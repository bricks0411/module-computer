==> flow/design.v <==
module reg_group(we, clk, sr, dr, i, s, d);
	input we, clk;
	input [1:0] sr, dr;
	input [7:0] i;
	output reg [7:0] s, d;
	reg [7:0] r0=8'b0000_0001, r1=8'b0000_0000, r2=8'b0000_0000, r3=8'b0000_0111;
always @ (*)
begin
	if(sr==2'b00)
		s=r0;
	else if(sr==2'b10)
		s=r2;
	else if(sr==2'b01)
		s=r1;
	else 
		s=r3;
	if(dr==2'b00)
		d=r0;
	else if(dr==2'b10)
		d=r2;
	else if(dr==2'b01)
		d=r1;
	else
		d=r3;
end
always @ (negedge clk)
begin
	if(we==1'b1)
	begin
		if(dr==2'b00)
			r0=i;
		else if(dr==2'b10)
			r2=i;
		else if(dr==2'b01)
			r1=i;
		else
			r3=i;	
	end
end
endmodule
Tool chain data of reg_group. What the tools print for reg_group, step after step. Lines are those of the file above, counted from 1. Operators carry their Yosys type and port widths (W data, S select, Z words). Cell names lack the library's common part. Not given: -

Design top: reg_group. Clock: clk. Cell library: sky130hd. Corner: tt_025C_1v80.

Word-level counts. Counts by Yosys on the flattened word-level netlist (proc, flatten, opt, wreduce; memories kept). Register bits leave out memories and registers merged into their read ports (data or address); mux counts leave out enables and synchronous resets folded into registers. Print and check cells are left out. Cells with the same type and inputs are merged into one.

For memory cells the number is 0. The figure for input port bits is 14. For clocked read ports x word width the number is 0. Under word-level cells stands 23. Under memory bits (read-only) stands 0. Under memory bits (writable) stands 0. For output and inout bits the number is 16. Bits in latches: 0. The figure for register bits after elaboration is 32.

For bitwise logic cells the number is 3. Under mux-type cells stands 6. For multiply operators the number is 0. The entry for magnitude comparators reads 0. Reductions and logical operators: 6. Under shifts and indexed selects stands 0. The entry for add/sub/neg operators reads 0. For equality and inequality tests the number is 4. For divide/modulo/power cells the number is 0.

Operators with widths (number): $mux W8 (6); $reduce_and A4 Y1 (2); $eq A2 B1 Y1 const B (2); $eq A2 B2 Y1 const B (2); $logic_not A2 Y1 (2); $not A1 Y1 (3); $reduce_and A3 Y1 (1); $reduce_and A2 Y1 (1).

Longest topological paths. Depth = most cells in a row (Yosys ltp): at word level without a register or memory, in the mapped netlist without a sequential cell, where the memories' decode and read muxes count.

Depth after elaboration: 4. The figure for ABC_AREA is 0. For mapped depth the number is 6. Under depth with buffers taken out stands 4.

Netlist. Source: synth_stat.txt of the flow (Yosys; design flattened, memories mapped). It holds for the ABC_AREA given above (unset counts as 0); a run with the other value may have another netlist.

Cells by type: edfxtp_1 (number 32, total area 960.922 µm²); mux4_2 (number 8, total area 180.173 µm²); mux2i_1 (number 8, total area 80.077 µm²); nor3b_1 (number 9, total area 67.565 µm²); a211oi_1 (number 7, total area 52.55 µm²); ha_1 (number 4, total area 50.048 µm²); nor2b_1 (number 7, total area 43.792 µm²); buf_6 (number 2, total area 22.522 µm²); inv_1 (number 4, total area 15.014 µm²); nor4bb_1 (number 1, total area 10.01 µm²); a221oi_1 (number 1, total area 8.758 µm²); and3b_1 (number 1, total area 8.758 µm²); buf_4 (number 1, total area 7.507 µm²); and2_1 (number 1, total area 6.256 µm²); buf_2 (number 1, total area 5.005 µm²); clkbuf_2 (number 1, total area 5.005 µm²); clkbuf_1 (number 1, total area 3.754 µm²); nor2_1 (number 1, total area 3.754 µm²).

The entry for sequential part of the area reads 0.0009609 mm². The entry for flip-flops reads 32. The entry for synthesis area reads 0.0015315 mm². The entry for buffers reads 6. Under cells in the netlist stands 90.

Hand-over note for reg_group

Below are 2 stored runs of the flow (Yosys, OpenROAD; platform sky130hd) on reg_group, each with its settings and what was measured, unordered. Constraints: input delay and output delay 20% of the set period each, output load 0.01 pF. "total power after layout": no workload was simulated; the value follows from the tool's default switching activity.

Flow run 1 has these settings: period_ns 8.15; CORE_UTILIZATION 16; SETUP_SLACK_MARGIN 0.26; PLACE_DENSITY_LB_ADDON 0.14; CORE_ASPECT_RATIO 0.91; CELL_PAD_IN_SITES_GLOBAL_PLACEMENT 0; CELL_PAD_IN_SITES_DETAIL_PLACEMENT 2; GPL_TIMING_DRIVEN 1; CAP_MARGIN 15; SLEW_MARGIN 10; MIN_ROUTING_LAYER met1; MAX_ROUTING_LAYER met5; CORE_MARGIN 2. For the post-synthesis cell area the run shows 0.0015315 mm². For the utilization of the finished layout the run shows 22.9%. The sum of negative setup slack is 0 ps. The area of the die reads 0.0103715 mm². The measured post-route worst hold slack is 4846 ps. The standard-cell area of the final layout is 0.0021671 mm². For the worst setup slack after layout the run shows 707 ps. The total power after layout comes to 0.4356 mW.

Flow run 2 has these settings: period_ns 9.43; CORE_UTILIZATION 27; PLACE_DENSITY_LB_ADDON 0.05; CORE_ASPECT_RATIO 0.52; CORE_MARGIN 8; GPL_TIMING_DRIVEN 0; GPL_ROUTABILITY_DRIVEN 1; CAP_MARGIN 10; SLEW_MARGIN 20. For the post-synthesis cell area the run shows 0.0015315 mm². For the utilization of the finished layout the run shows 39.3%. The sum of negative setup slack is 0 ps. The area of the die reads 0.0084681 mm². The measured post-route worst hold slack is 4682 ps. The standard-cell area of the final layout is 0.0021133 mm². For the worst setup slack after layout the run shows 1052 ps. The total power after layout comes to 0.3626 mW.

End of note.
